==> flow/design.v <==
module shift_reg_64_bit
  ( input clk,
    input [7:0] data_in,
    input shift,
    output [63:0] data_out,
    output reg_full
  );
  reg [63:0] shift_reg;
  reg [3:0] num_bytes;
  initial begin
    shift_reg <= 0;
    num_bytes <= 0;
  end
  always @ (posedge clk) begin
    if (shift) begin
	shift_reg[63:56] <= data_in;
	shift_reg[55:48] <= shift_reg[63:56];
	shift_reg[47:40] <= shift_reg[55:48];
	shift_reg[39:32] <= shift_reg[47:40];
	shift_reg[31:24] <= shift_reg[39:32];
	shift_reg[23:16] <= shift_reg[31:24];
	shift_reg[15:8] <= shift_reg[23:16];
	shift_reg[7:0] <= shift_reg[15:8];
	if (num_bytes < 8)
	  num_bytes = num_bytes + 1;
    end
  end
  assign reg_full = (num_bytes == 8) ? 1'b1 : 1'b0;
  assign data_out = shift_reg;
endmodule 
Tool chain data of shift_reg_64_bit
What the tools print for shift_reg_64_bit, step after step.
Lines are those of the file above, counted from 1.
Operators: Yosys type, input widths -> output width; for muxes data width and select width s.
{"block": "design", "top_module": "shift_reg_64_bit", "clock": "clk", "lib": "sky130hd", "corner": "tt_025C_1v80"}

Word-level counts
Yosys after proc, flatten, opt, wreduce and memory -nomap, before mapping. Enables and synchronous resets that opt folds into registers are not counted as muxes. Memory bits, and registers merged into a memory's read port (data or address), are not among the register bits. Print and check cells are not counted. Equal cells are merged and count once.
{"block": "word_totals", "regBits": 68, "input_bits": 10}
{"block": "classes", "addsub": 1, "n_cmp": 1, "eq_ne": 1, "muxes": 1, "n_reduce_logical": 1}
{"block": "op_table", "op": "$add 4x1->4 const B", "n": 1}
{"block": "op_table", "op": "$lt 4x4->1 const B", "n": 1}
{"block": "op_table", "op": "$eq 4x4->1 const B", "n": 1}
{"block": "op_table", "op": "$reduce_and 2->1", "n": 1}
{"block": "op_table", "op": "$mux 1", "n": 1}

Logic depth
Yosys ltp: most cells in a row. Word level: on the elaborated netlist, between registers, memories and ports. Mapped: between sequential cells and ports; inverters and the memories' decode and read muxes count.
{"block": "logic_depth", "ltp_word": 2, "abc_area": 0, "depth_mapped": 3, "mapped_depth_nobuf": 3}

Netlist
The flow's flattened synthesis, as Yosys stat reports it; memories are mapped. The netlist is that of the ABC_AREA named above (0 if unset); the other value can give another one.
{"block": "types", "cell_type": "sky130_fd_sc_hd__edfxtp_1", "n": 68}
{"block": "types", "cell_type": "sky130_fd_sc_hd__ha_1", "n": 2}
{"block": "types", "cell_type": "sky130_fd_sc_hd__and3b_2", "n": 1}
{"block": "types", "cell_type": "sky130_fd_sc_hd__xnor2_1", "n": 1}
{"block": "types", "cell_type": "sky130_fd_sc_hd__xor2_1", "n": 1}
{"block": "types", "cell_type": "sky130_fd_sc_hd__inv_1", "n": 2}
{"block": "types", "cell_type": "sky130_fd_sc_hd__nor2b_1", "n": 1}
{"block": "types", "cell_type": "sky130_fd_sc_hd__nand3_1", "n": 1}
{"block": "mapped", "cells": 77, "synth_area_um2": 2113.3, "sequential_area_um2": 2042.0, "ff_cells": 68, "buffers": 0}

Worst setup path after synthesis
OpenSTA on the mapped netlist: ideal clock, no wires. The path of least setup slack (recovery checks aside). Input and output delay are each 20% of the period. Register names are those of the netlist, which keeps one name where synthesis merged equal registers.
{"block": "synth_path", "kind": "reg-to-reg", "start": "register num_bytes[0]", "end": "register num_bytes[2]", "clock_period_ns": 0.928, "t_first_pin_ns": 0.000, "arrival_ns": 0.744, "required_ns": 0.668, "path_slack_ns": -0.075, "delay_ns": 1.004, "stages": 3, "n_path_buf": 0, "synth_period_reached_ns": 1.003}
"delay_ns" is the arrival time less input delay plus setup time.
"stages": output pins that drive a net of the path, with the launching flip-flop's if there is one; two outputs of one cell count as two.
"synth_period_reached_ns" = period - worst setup slack (recovery checks aside). The figure is calculated, with input and output delays left at 20% of the set period.
The rows between start and end are the longest chain of elaborated cells between them; the timing report does not say that the signal goes this way. Where chains are equally long, one stands for them.
Each line given opens the expression or statement behind the cell; cells for indexed reads and writes are added by Yosys, which also makes memories of some case tables.
Ways into the end's enable are left out, as the timed path ends at the data pin.
{"block": "synth_between", "cell_sequence": "sky130_fd_sc_hd__edfxtp_1 -> sky130_fd_sc_hd__ha_1 -> sky130_fd_sc_hd__xor2_1", "elab_chain_cells": 1, "cells_between": 1, "cone_lines": 1}
{"block": "synth_lines", "element": "from (decl)", "line_no": 9, "source": "reg [3:0] num_bytes;"}
{"block": "synth_lines", "element": "from (assign)", "line_no": 25, "source": "num_bytes = num_bytes + 1;"}
{"block": "synth_lines", "element": "$add 4x1->4", "line_no": 25}
{"block": "synth_lines", "element": "to (assign)", "line_no": 25}
{"block": "synth_lines", "element": "to (decl)", "line_no": 9}

Timing after layout
Path of least setup slack in the final report of job 1 (OpenROAD, finished layout, wires in). Where an end is a register, its clock arrival counts in the times.
{"block": "layout_path", "kind": "reg-to-output", "start": "register num_bytes[0]", "end": "output reg_full", "clock_period_ns": 0.653, "t_first_pin_ns": 0.32, "arrival_ns": 1.23, "required_ns": 0.52, "path_slack_ns": -0.70, "stages": 5, "n_path_buf": 1}
The rows between start and end are the longest chain of elaborated cells between them; the timing report does not say that the signal goes this way. Where chains are equally long, one stands for them.
{"block": "layout_between", "cell_sequence": "sky130_fd_sc_hd__edfxtp_1 -> sky130_fd_sc_hd__inv_2 -> sky130_fd_sc_hd__ha_4 -> sky130_fd_sc_hd__and3b_2 -> sky130_fd_sc_hd__buf_6", "elab_chain_cells": 2, "cells_between": 2, "cone_lines": 1}
{"block": "layout_lines", "element": "from (decl)", "line_no": 9, "source": "reg [3:0] num_bytes;"}
{"block": "layout_lines", "element": "from (assign)", "line_no": 25, "source": "num_bytes = num_bytes + 1;"}
{"block": "layout_lines", "element": "$eq 4x4->1", "line_no": 28, "source": "assign reg_full = (num_bytes == 8) ? 1'b1 : 1'b0;"}
{"block": "layout_lines", "element": "$mux 1", "line_no": 28}
{"block": "layout_lines", "element": "to (decl)", "line_no": 6, "source": "output reg_full"}

Design shift_reg_64_bit on sky130hd. What follows are 2 stored runs of the flow, each under its own settings; their order means nothing. The constraints put input and output delay at 20% of the set period each and load the outputs with 0.01 pF.
"clock_period_reached_ns": clock period set for the run, less the worst setup slack. It is reckoned from that one timing run; input and output delays stay at 20% of the period that was set.
"worstPathTime_ns": the worst setup path's part of the clock period (all of it between registers, 20% less for each end at a port) less its slack. A launch clock that arrives late makes it longer, a capture clock that arrives late makes it shorter.
"power_total_mw" is the tool's figure for a default switching activity; nothing was simulated.

{"run": "job 1", "settings": { "period_ns": 0.653, "CORE_UTILIZATION": 23, "SETUP_SLACK_MARGIN": 0.16, "PLACE_DENSITY_LB_ADDON": 0.2, "HOLD_SLACK_MARGIN": 0.24, "CELL_PAD_IN_SITES_DETAIL_PLACEMENT": 1, "ABC_AREA": 0, "CTS_CLUSTER_DIAMETER": 148, "MIN_ROUTING_LAYER": "met1", "CAP_MARGIN": 20, "CORE_MARGIN": 2, "SLEW_MARGIN": 20 }, "results": { "power_total_mw": 10.222, "setup_worst_slack_ns": -0.705, "final_die_area_um2": 9971.0, "worstPathTime_ns": 1.23, "worstPathKind": "reg-to-output", "finalCellArea_um2": 3497.1, "post_synth_area_um2": 2113.3, "finish.utilization_pct": 39.7, "worst_hold_slack_ns": 0.170, "timing.setup.tns_ns": -30.645, "clock_period_reached_ns": 1.358 }}
{"run": "job 2", "settings": { "period_ns": 1.16, "CORE_UTILIZATION": 49, "SETUP_SLACK_MARGIN": 0.23, "CORE_ASPECT_RATIO": 1.96, "CORE_MARGIN": 2, "CELL_PAD_IN_SITES_GLOBAL_PLACEMENT": 3, "TNS_END_PERCENT": 90, "GPL_TIMING_DRIVEN": 0, "GPL_ROUTABILITY_DRIVEN": 1, "CTS_CLUSTER_SIZE": 44, "CAP_MARGIN": 40, "SLEW_MARGIN": 20 }, "results": { "final_die_area_um2": 4884.3, "post_synth_area_um2": 2113.3, "power_total_mw": 4.803, "timing.setup.tns_ns": -0.384, "worstPathTime_ns": 1.24, "worstPathKind": "reg-to-output", "setup_worst_slack_ns": -0.312, "worst_hold_slack_ns": 0.351, "finalCellArea_um2": 3076.7, "finish.utilization_pct": 73.8, "clock_period_reached_ns": 1.472 }}
