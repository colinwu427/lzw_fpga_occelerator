==> flow/design.v <==
module lfsr_64_bit
  ( input clk,
    input cs,
    input rst,
    input [63:0] data_in,
    input [2:0] num_char,
    output [11:0] data_out,
    output state_out
  );
  reg [63:0] shift_reg;
  reg state;
  reg feedback;
  assign state_out = state;
  assign data_out[11:0] = shift_reg[11:0];
  always @ (posedge clk) begin
    if (!rst) begin  
	shift_reg [63:0] <= 64'b0;
	state <= 0;
    end
    else if (cs & !state) begin
	state <= 1;
	shift_reg <= data_in;
	 end
    else if (cs & state)
	shift_reg <= {shift_reg[62:0], feedback};
    else
	shift_reg <= shift_reg;
  end
  always @ (posedge clk) begin
    case(num_char)
	3'd0:	feedback = ~(shift_reg[7] ^ shift_reg[5] ^ shift_reg[4] ^ shift_reg[3]);
	3'd1: 	feedback = ~(shift_reg[15] ^ shift_reg[13] ^ shift_reg[12] ^ shift_reg[10]);
	3'd2:	feedback = ~(shift_reg[23] ^ shift_reg[22] ^ shift_reg[20] ^ shift_reg[19]);
	3'd3:	feedback = ~(shift_reg[31] ^ shift_reg[29] ^ shift_reg[25] ^ shift_reg[24]);
	3'd4:	feedback = ~(shift_reg[39] ^ shift_reg[36] ^ shift_reg[35] ^ shift_reg[34]);
	3'd5:	feedback = ~(shift_reg[47] ^ shift_reg[43] ^ shift_reg[40] ^ shift_reg[38]);
	3'd6:	feedback = ~(shift_reg[55] ^ shift_reg[53] ^ shift_reg[51] ^ shift_reg[48]);
	3'd7:	feedback = ~(shift_reg[63] ^ shift_reg[62] ^ shift_reg[60] ^ shift_reg[59]);
	default: feedback = ~(shift_reg[63] ^ shift_reg[62] ^ shift_reg[60] ^ shift_reg[59]);
    endcase
  end
endmodule
From RTL to reports: lfsr_64_bit. The steps from the RTL of lfsr_64_bit to its reports follow in flow order. Lines are those of the file above, counted from 1. Operators: Yosys type, input widths -> output width; for muxes data width and select width s. Library cell names are shortened. A cell with n/a has no value.

Top module: lfsr_64_bit. Clock port: clk. Library: sky130hd. Library corner: tt_025C_1v80.

Word-level counts. Yosys after proc, flatten, opt, wreduce and memory -nomap, before mapping. Memory bits, and registers merged into a memory's read port (data or address), are not among the register bits. Print and check cells are not counted. Equal cells are merged and count once.

The entry for register bits reads 66. Under output and inout bits stands 13. Input bits: 70. Cells after elaboration: 50.

The figure for mux-type cells is 3. Reduce/logical cells: 3. The figure for bitwise operators is 34. The entry for equal/unequal tests reads 7.

Operators by type and width (count): $mux 64 (2); $xor 1x1->1 (24); $eq 3x3->1 const B (4); $not 1->1 (8); $pmux 1 s8 (1); $eq 3x2->1 const B (2); $eq 3x1->1 const B (1); $logic_not 3->1 (1); $and 1x1->1 (2); $reduce_bool 2->1 (1); $logic_not 1->1 (1).

Logic depth. Yosys ltp: most cells in a row. Word level: on the elaborated netlist, between registers, memories and ports. Mapped: between sequential cells and ports; inverters and the memories' decode and read muxes count.

For depth in word-level cells the number is 5. ABC_AREA: 0. The entry for depth in mapped cells reads 5.

Synthesis result. The flow's flattened synthesis, as Yosys stat reports it; memories are mapped. The netlist is that of the ABC_AREA named above (0 if unset); the other value can give another one. Totals and module areas in this step are rounded.

The figure for mapped flip-flops is 66. For buffers the number is 40. Under cell area after synthesis stands 3300 sq um. Mapped cells: 326. Sequential area: 1300 sq um.

Cell types: dfxtp_1 (count 66, total area 1.32E+03 sq um); mux2i_1 (count 65, total area 650.624 sq um); o211a_1 (count 64, total area 640.614 sq um); nand2_1 (count 64, total area 240.23 sq um); xnor2_1 (count 16, total area 140.134 sq um); buf_4 (count 12, total area 90.086 sq um); xor2_1 (count 8, total area 70.067 sq um); clkbuf_1 (count 17, total area 63.811 sq um); mux4_2 (count 2, total area 45.043 sq um); buf_2 (count 7, total area 35.034 sq um); buf_1 (count 4, total area 15.014 sq um); o21a_1 (count 1, total area 7.507 sq um).

Worst setup path after synthesis. OpenSTA on the mapped netlist: ideal clock, no wires. The path of least setup slack (recovery checks aside). Input and output delay are each 20% of the period. Register names are those of the netlist, which keeps one name where synthesis merged equal registers.

Kind: register to register. From: register state. To: register shift_reg[0]. The entry for path delay reads 1355 ps. The figure for driving pins on the path is 6. Under required time stands 2034 ps. Time at the first pin: 0 ps. For setup slack the number is 795 ps. The entry for clock period reads 2150 ps. Arrival time: 1239 ps. The figure for buffers on the path is 2. For synthesis period reached the number is 1355 ps.

"path delay" = arrival - input delay + setup time. "driving pins on the path": output pins that drive a net of the path, with the launching flip-flop's if there is one; two outputs of one cell count as two. "synthesis period reached" = period - worst setup slack (recovery checks aside). The figure is calculated, with input and output delays left at 20% of the set period. Between the ends stands the longest chain of elaborated cells between them, by number of cells; it is not shown to be the way that was timed. Of several equally long chains one is given. A line is the first line of the expression or statement that the cell stems from. Yosys adds cells for indexed reads and writes and turns some case tables into memories. At most two assigning lines are given for a register; there are more.

Path through: dfxtp_1 buf_2 buf_2 mux2i_1 nand2_1 o211a_1. Length of the longest elaborated chain: 3. Under elaborated cells on any way between the ends stands 6. Source lines of those cells: 2. Classes of those cells: mux: 2; logic: 2; reduce/logical: 2.

Ends and longest elaborated chain, after synthesis: start, declared (line 11) `reg state;`; start, assigned (line 18) `state <= 0;`; start, assigned (line 21) `state <= 1;`; $and 1x1->1 (line 24) `else if (cs & state)`; $mux 64 (line 24); $mux 64 (line 20) `else if (cs & !state) begin`; end, assigned (line 22) `shift_reg <= data_in;`; end, assigned (line 25) `shift_reg <= {shift_reg[62:0], feedback};`; end, declared (line 10) `reg [63:0] shift_reg;`.

Path in the finished layout. Path of least setup slack in the final report of flow run 1 (OpenROAD, finished layout, wires in). Where an end is a register, its clock arrival counts in the times. The path's times are printed in steps of 10 ps; the period is the one set.

Kind: register to register. From: register shift_reg[43]. To: register feedback. Under required time stands 1600 ps. For setup slack the number is 10 ps. The entry for clock period reads 1330 ps. The figure for driving pins on the path is 5. Arrival time: 1590 ps. Time at the first pin: 340 ps. The figure for buffers on the path is 0.

Between the ends stands the longest chain of elaborated cells between them, by number of cells; it is not shown to be the way that was timed. Of several equally long chains one is given. At most two assigning lines are given for a register; there are more.

Path through: dfxtp_2 xor2_2 xnor2_1 mux4_2 mux2i_1. Length of the longest elaborated chain: 5. Under elaborated cells on any way between the ends stands 5. Source lines of those cells: 2. Classes of those cells: mux: 1; logic: 4.

Ends and longest elaborated chain, after layout: start, declared (line 10) `reg [63:0] shift_reg;`; start, assigned (line 22) `shift_reg <= data_in;`; start, assigned (line 25) `shift_reg <= {shift_reg[62:0], feedback};`; $xor 1x1->1 x3 (line 36) `3'd5: feedback = ~(shift_reg[47] ^ shift_reg[43] ^ shift_reg[40] ^ shift_reg[38]);`; $not 1->1 (line 36); $pmux 1 s8 (line 30) `case(num_char)`; end, assigned (line 31) `3'd0: feedback = ~(shift_reg[7] ^ shift_reg[5] ^ shift_reg[4] ^ shift_reg[3]);`; end, assigned (line 32) `3'd1: feedback = ~(shift_reg[15] ^ shift_reg[13] ^ shift_reg[12] ^ shift_reg[10]);`; end, declared (line 12) `reg feedback;`.

Data sheet: physical implementation of lfsr_64_bit

Stored flow runs of lfsr_64_bit (2 of them; Yosys, OpenROAD, sky130hd). They differ in their settings and are not a sequence. Constraints: input delay and output delay 20% of the set period each, output load 0.01 pF. "achieved clock period" = clock period - worst setup slack. The figure is calculated, with input and output delays left at 20% of the set period. Measured values are rounded.

Files of flow run 1:
==> flow/run.sh <==
#!/bin/bash
# the make line also repeats the synthesis and layout settings of config.mk as NAME=value (left out here)
make -C /OpenROAD-flow-scripts/flow DESIGN_CONFIG=/design/flow/config.mk WORK_HOME=/design/flow/orfs CLKGATE_MAP_FILE= finish
==> flow/config.mk <==
export PLATFORM = sky130hd
export DESIGN_NAME = lfsr_64_bit
export DESIGN_NICKNAME = lfsr_64_bit
export VERILOG_FILES = /design/flow/design.v
export SDC_FILE = /design/flow/constraint.sdc
export NUM_CORES = 4
export LEC_CHECK = 0
export CAP_MARGIN = 35
export CELL_PAD_IN_SITES_DETAIL_PLACEMENT = 0
export CELL_PAD_IN_SITES_GLOBAL_PLACEMENT = 0
export CORE_MARGIN = 2
export CORE_UTILIZATION = 36
export CTS_CLUSTER_SIZE = 56
export SLEW_MARGIN = 30
export TNS_END_PERCENT = 45
==> flow/constraint.sdc <==
create_clock -name core_clock -period 1.33 [get_ports {clk}]
set_input_delay 0.2660 -clock core_clock [delete_from_list [all_inputs] [get_ports {clk}]]
set_output_delay 0.2660 -clock core_clock [all_outputs]
set_load 0.01 [all_outputs]

Results of flow run 1. The cell area after synthesis is 3,300 sq um. For the area inside the die boundary the run shows 10,000 sq um. The utilization comes to 50 %. The worst setup slack after layout comes to 11 ps. The post-route setup TNS is 0 ps. The achieved clock period reads 1,319 ps.

Files of flow run 2:
==> flow/run.sh <==
#!/bin/bash
# the make line also repeats the synthesis and layout settings of config.mk as NAME=value (left out here)
make -C /OpenROAD-flow-scripts/flow DESIGN_CONFIG=/design/flow/config.mk WORK_HOME=/design/flow/orfs CLKGATE_MAP_FILE= finish
==> flow/config.mk <==
export PLATFORM = sky130hd
export DESIGN_NAME = lfsr_64_bit
export DESIGN_NICKNAME = lfsr_64_bit
export VERILOG_FILES = /design/flow/design.v
export SDC_FILE = /design/flow/constraint.sdc
export NUM_CORES = 4
export LEC_CHECK = 0
export CAP_MARGIN = 20
export CORE_MARGIN = 2
export CORE_UTILIZATION = 21
export GPL_ROUTABILITY_DRIVEN = 1
export PLACE_DENSITY_LB_ADDON = 0.3
export SLEW_MARGIN = 10
export TNS_END_PERCENT = 85
==> flow/constraint.sdc <==
create_clock -name core_clock -period 2.53 [get_ports {clk}]
set_input_delay 0.5060 -clock core_clock [delete_from_list [all_inputs] [get_ports {clk}]]
set_output_delay 0.5060 -clock core_clock [all_outputs]
set_load 0.01 [all_outputs]

Results of flow run 2. The cell area after synthesis is 3,300 sq um. For the area inside the die boundary the run shows 17,000 sq um. The utilization comes to 29 %. The worst setup slack after layout comes to 730 ps. The post-route setup TNS is 0 ps. The achieved clock period reads 1,805 ps.
