==> flow/design.v <==
module conflict_table
# ( parameter DEPTH = 8,
    parameter DATA_WIDTH = 64,
    parameter HASH_WIDTH = 12 
  ) 
  ( input clk,
    input rst,
    input cs,
    input we,
    output match,
    input [DATA_WIDTH-1:0] data,
    input [HASH_WIDTH-1:0] hash_in,
    input [HASH_WIDTH-1:0] map_in,
    output [HASH_WIDTH-1:0] hash_out,
    output [HASH_WIDTH-1:0] map_out,
    output ct_full
  );
  reg [HASH_WIDTH-1:0] tmp_hash;
  reg [HASH_WIDTH-1:0] tmp_map;
  reg [DATA_WIDTH-1:0] mem_data [DEPTH];
  reg [HASH_WIDTH-1:0] mem_hash [DEPTH];
  reg [HASH_WIDTH-1:0] mem_map [DEPTH];
  wire [DEPTH-1:0] match_wires;
  reg [HASH_WIDTH-1:0] counter;
  wire [7:0] encoder_in;
  wire [2:0] encoder_out;
  assign  match_wires[7] = ((data == mem_data[7]) & (data != 0)) ? 1'b1 : 1'b0;
  assign  match_wires[6] = ((data == mem_data[6]) & (data != 0)) ? 1'b1 : 1'b0;
  assign  match_wires[5] = ((data == mem_data[5]) & (data != 0)) ? 1'b1 : 1'b0;
  assign  match_wires[4] = ((data == mem_data[4]) & (data != 0)) ? 1'b1 : 1'b0;
  assign  match_wires[3] = ((data == mem_data[3]) & (data != 0)) ? 1'b1 : 1'b0;
  assign  match_wires[2] = ((data == mem_data[2]) & (data != 0)) ? 1'b1 : 1'b0;
  assign  match_wires[1] = ((data == mem_data[1]) & (data != 0)) ? 1'b1 : 1'b0;
  assign  match_wires[0] = ((data == mem_data[0]) & (data != 0)) ? 1'b1 : 1'b0;
  assign encoder_out[2] = encoder_in[4] | encoder_in[5] | encoder_in[6] | encoder_in[7];
  assign encoder_out[1] = encoder_in[2] | encoder_in[3] | encoder_in[6] | encoder_in[7];
  assign encoder_out[0] = encoder_in[1] | encoder_in[3] | encoder_in[5] | encoder_in[7];
  initial begin
    counter <= 0;
    mem_data[7] <= 'h0;
    mem_data[6] <= 'h0;
    mem_data[5] <= 'h0;
    mem_data[4] <= 'h0;
    mem_data[3] <= 'h0;
    mem_data[2] <= 'h0;
    mem_data[1] <= 'h0;
    mem_data[0] <= 'h0;
  end
  always @ (posedge clk) begin
    if (!rst) begin  
	counter <= 0;
	mem_data[7] <= 'h0;
	mem_data[6] <= 'h0;
	mem_data[5] <= 'h0;
	mem_data[4] <= 'h0;
	mem_data[3] <= 'h0;
	mem_data[2] <= 'h0;
	mem_data[1] <= 'h0;
	mem_data[0] <= 'h0;
    end
  end
  always @ (posedge clk) begin
    if (cs & we & rst) begin
	mem_data[counter] <= data;
	mem_hash[counter] <= hash_in;
	mem_map[counter] <= map_in;
	if (counter != 3'b111)
	  counter <= counter + 1;
    end
    else if (cs & !we & rst) begin
	tmp_hash <= mem_hash[encoder_out];
	tmp_map <= mem_map[encoder_out];
    end
  end
  assign match = (|(match_wires) & cs);
  assign encoder_in[7:0] = match_wires[7:0];
  assign hash_out = cs & !we ? tmp_hash : 'hz;
  assign map_out = cs & !we ? tmp_map : 'hz;
  assign ct_full = (counter == 3'b111) ? 1 : 0;
endmodule 
### Tool chain data of conflict_table

Tool output for the design above, in the order of the flow.
Lines are those of the file above, counted from 1.
Operators carry their Yosys type and port widths (W data, S select, Z words).
Library cell names are shortened.
Not given: --

| set-up | value |
|---|---|
| top | conflict_table |
| clock input | clk |
| cell library | sky130hd |
| library corner | tt_025C_1v80 |

### Elaborated design

Counts by Yosys on the flattened word-level netlist (proc, flatten, opt, wreduce; memories kept). Register bits leave out memories and registers merged into their read ports (data or address); mux counts leave out enables and synchronous resets folded into registers. Print and check cells are left out. Cells with the same type and inputs are merged into one.
Yosys's memory passes give these memory sizes; they may raise the number of words (mostly to a power of two), join words into wider ones and drop unused or constant bits.

| bit counts | value |
|---|---|
| register bits | 0 |
| memories kept | 3 |
| output and inout bits | 26 |
| memory bits (writable) | 704 |
| bits of input ports | 92 |

Memories:

| name | words | bits a word | RTL line | source |
|---|---|---|---|---|
| mem_data | 2 | 256 | 20 | `reg [DATA_WIDTH-1:0] mem_data [DEPTH];` |
| mem_hash | 8 | 12 | 21 | `reg [HASH_WIDTH-1:0] mem_hash [DEPTH];` |
| mem_map | 8 | 12 | 22 | `reg [HASH_WIDTH-1:0] mem_map [DEPTH];` |

| cells by class | value |
|---|---|
| equality and inequality tests | 8 |
| muxes and demuxes | 17 |
| bitwise gates (word level) | 24 |
| reduce/logical cells | 4 |

Operator list:

| operator | count |
|---|---|
| $eq A64 B64 Y1 | 8 |
| $mux W64 | 2 |
| $reduce_bool A64 Y1 | 1 |
| $mux W12 | 4 |
| $and A1 B1 Y1 | 13 |
| $or A1 B1 Y1 | 10 |
| $mux W1 | 10 |
| $reduce_or A8 Y1 | 1 |
| $mux W3 | 1 |
| $reduce_and A2 Y1 | 1 |
| $not A1 Y1 | 1 |
| $logic_not A1 Y1 | 1 |

### Depth

Depth = most cells in a row (Yosys ltp): at word level without a register or memory, in the mapped netlist without a sequential cell, where the memories' decode and read muxes count.

| logic depth | value |
|---|---|
| depth in word-level cells | 6 |
| ABC_AREA | 1 |
| gate-level depth with buffers | 10 |
| depth with buffers taken out | 10 |

### After synthesis

The flow's flattened synthesis, as Yosys stat reports it; memories are mapped. The netlist is that of the ABC_AREA named above (0 if unset); the other value can give another one.
The area totals of this step are shown rounded.

| synthesis totals | value |
|---|---|
| mapped area | 5353 sq um |
| mapped cells | 617 |
| mapped flip-flops | 112 |

Cell types:

| cell type | count |
|---|---|
| edfxtp_1 | 112 |
| nand2_1 | 226 |
| inv_1 | 157 |
| nor2_1 | 75 |
| o21ai_0 | 10 |
| o22ai_1 | 8 |
| nand3_1 | 8 |
| xnor2_1 | 3 |
| xor2_1 | 3 |
| buf_2 | 5 |
| nor3_1 | 2 |
| buf_4 | 1 |
| clkbuf_1 | 2 |
| nand4_1 | 1 |
| nor2_2 | 1 |
| or2_2 | 1 |
| a21oi_1 | 1 |
| conb_1 | 1 |

### Worst setup path after synthesis

Source: OpenSTA report_checks on the synthesized netlist (no wires, ideal clock, input and output delay 20% of the period each), path of least setup slack; recovery checks are left aside. Register names are those of the netlist, which keeps one name where synthesis merged equal registers.

| path post-synthesis | value |
|---|---|
| kind | input -> register |
| from | in cs |
| to | mem (no name shown) |
| path slack | -2.708 ns |
| input delay | 0.606 ns |
| period | 3.03 ns |
| data arrival time | 5.164 ns |
| launch time at the first pin | 0.606 ns |
| data required time | 2.456 ns |
| driving pins on the path | 2 |
| library setup time | 0.574 ns |
| path delay | 5.132 ns |
| synthesis period reached | 5.738 ns |

"path delay" is the arrival time less input delay plus setup time.
"driving pins on the path": output pins that drive a net of the path, with the launching flip-flop's if there is one; two outputs of one cell count as two.
"synthesis period reached" = period - worst setup slack (recovery checks aside). The figure is calculated, with input and output delays left at 20% of the set period.
The rows between start and end are the longest chain of elaborated cells between them; the timing report does not say that the signal goes this way. Where chains are equally long, one stands for them.
Each line given opens the expression or statement behind the cell; cells for indexed reads and writes are added by Yosys, which also makes memories of some case tables.
Only ways into the end's enable, where the timed path ends, are counted here.

| between the ends, post-synthesis | value |
|---|---|
| cell sequence | inv_1 o21ai_0 |
| cells in the longest elaborated chain | 4 |

RTL lines, path post-synthesis:

| item | RTL line | source |
|---|---|---|
| start, declared | 8 | `input cs,` |
| $and A1 B1 Y1 (2 in a row) | 63 | `if (cs & we & rst) begin` |
| $mux W1 | 63 |  |
| $or A1 B1 Y1 | -- |  |

### Timing after layout

Path of least setup slack in the final report of record 1 (OpenROAD, finished layout, wires in). Where an end is a register, its clock arrival counts in the times.

| path after layout | value |
|---|---|
| kind | input -> output |
| from | in data[23] |
| to | out match |
| output delay | 0.63 ns |
| period | 3.16 ns |
| launch time at the first pin | 0.63 ns |
| driving pins on the path | 12 |
| input delay | 0.63 ns |
| data required time | 2.53 ns |
| path slack | 0.24 ns |
| data arrival time | 2.29 ns |

The rows between start and end are the longest chain of elaborated cells between them; the timing report does not say that the signal goes this way. Where chains are equally long, one stands for them.

| between the ends, after layout | value |
|---|---|
| cell sequence | clkdlybuf4s50_1 inv_1 nand2_1 o21ai_0 nor2_1 nand2_1 nor2_1 nand2_1 nor2_1 nand2_1 nor2_2 dlygate4sd2_1 |
| cells in the longest elaborated chain | 5 |

RTL lines, path after layout:

| item | RTL line | source |
|---|---|---|
| start, declared | 11 | `input [DATA_WIDTH-1:0] data,` |
| $eq A64 B64 Y1 | 34 | `assign  match_wires[0] = ((data == mem_data[0]) & (data != 0)) ? 1'b1 : 1'b0;` |
| $and A1 B1 Y1 | 34 |  |
| $mux W1 | 34 |  |
| $reduce_or A8 Y1 | 75 | `assign match = (\|(match_wires) & cs);` |
| $and A1 B1 Y1 | 75 |  |
| end, declared | 10 | `output match,` |

Add stored flow runs of conflict_table

Record of 2 stored runs of the RTL-to-layout flow on conflict_table, platform sky130hd. The runs are unordered. Constraints: input delay and output delay 20% of the set period each, output load 0.01 pF.
"reached clock period" means the clock period less the worst setup slack. The figure is calculated, with input and output delays left at 20% of the set period.
By "time of the worst setup path" is meant the share of the clock period that the worst setup path is allowed (20% is reserved at inputs, 20% at outputs), minus its slack. Clock arrival times at its registers enter into it.
"power consumption" is the tool's figure for a default switching activity; nothing was simulated.
Results are given in rounded form.

## Record 1

==> flow/run.sh <==
#!/bin/bash
# the make line also repeats the synthesis and layout settings of config.mk as NAME=value (left out here)
make -C /OpenROAD-flow-scripts/flow DESIGN_CONFIG=/design/flow/config.mk WORK_HOME=/design/flow/orfs CLKGATE_MAP_FILE= finish
==> flow/config.mk <==
export PLATFORM = sky130hd
export DESIGN_NAME = conflict_table
export DESIGN_NICKNAME = conflict_table
export VERILOG_FILES = /design/flow/design.v
export SDC_FILE = /design/flow/constraint.sdc
export NUM_CORES = 4
export LEC_CHECK = 0
export ABC_AREA = 1
export CAP_MARGIN = 20
export CORE_MARGIN = 8
export CORE_UTILIZATION = 53
export GPL_ROUTABILITY_DRIVEN = 0
export GPL_TIMING_DRIVEN = 0
export MAX_ROUTING_LAYER = met4
export PLACE_DENSITY = 0.69
export SLEW_MARGIN = 10
export TNS_END_PERCENT = 80
==> flow/constraint.sdc <==
create_clock -name core_clock -period 3.16 [get_ports {clk}]
set_input_delay 0.6320 -clock core_clock [delete_from_list [all_inputs] [get_ports {clk}]]
set_output_delay 0.6320 -clock core_clock [all_outputs]
set_load 0.01 [all_outputs]

| result of record 1 | value |
|---|---|
| synthesized cell area | 5353 sq um |
| final utilization | 71.0% |
| power consumption | 0.003016 W |
| time of the worst setup path | 1.66 ns |
| critical path kind | input -> output |
| lowest hold slack | 0.429 ns |
| reached clock period | 2.922 ns |
| standard-cell area of the final layout | 6935 sq um |
| setup total negative slack | 0.000 ns |
| worst setup slack after layout | 0.238 ns |
| total die area | 13570 sq um |

## Record 2

==> flow/run.sh <==
#!/bin/bash
# the make line also repeats the synthesis and layout settings of config.mk as NAME=value (left out here)
make -C /OpenROAD-flow-scripts/flow DESIGN_CONFIG=/design/flow/config.mk WORK_HOME=/design/flow/orfs CLKGATE_MAP_FILE= finish
==> flow/config.mk <==
export PLATFORM = sky130hd
export DESIGN_NAME = conflict_table
export DESIGN_NICKNAME = conflict_table
export VERILOG_FILES = /design/flow/design.v
export SDC_FILE = /design/flow/constraint.sdc
export NUM_CORES = 4
export LEC_CHECK = 0
export CAP_MARGIN = 20
export CELL_PAD_IN_SITES_GLOBAL_PLACEMENT = 1
export CORE_MARGIN = 10
export CORE_UTILIZATION = 33
export CTS_CLUSTER_DIAMETER = 145
export CTS_CLUSTER_SIZE = 86
export MAX_ROUTING_LAYER = met4
export PLACE_DENSITY_LB_ADDON = 0.05
export SLEW_MARGIN = 40
export TNS_END_PERCENT = 10
==> flow/constraint.sdc <==
create_clock -name core_clock -period 2.01 [get_ports {clk}]
set_input_delay 0.4020 -clock core_clock [delete_from_list [all_inputs] [get_ports {clk}]]
set_output_delay 0.4020 -clock core_clock [all_outputs]
set_load 0.01 [all_outputs]

| result of record 2 | value |
|---|---|
| synthesized cell area | 4717 sq um |
| final utilization | 50.1% |
| power consumption | 0.005209 W |
| time of the worst setup path | 1.67 ns |
| critical path kind | input -> output |
| lowest hold slack | 0.422 ns |
| reached clock period | 2.472 ns |
| standard-cell area of the final layout | 6988 sq um |
| setup total negative slack | -0.462 ns |
| worst setup slack after layout | -0.462 ns |
| total die area | 19480 sq um |
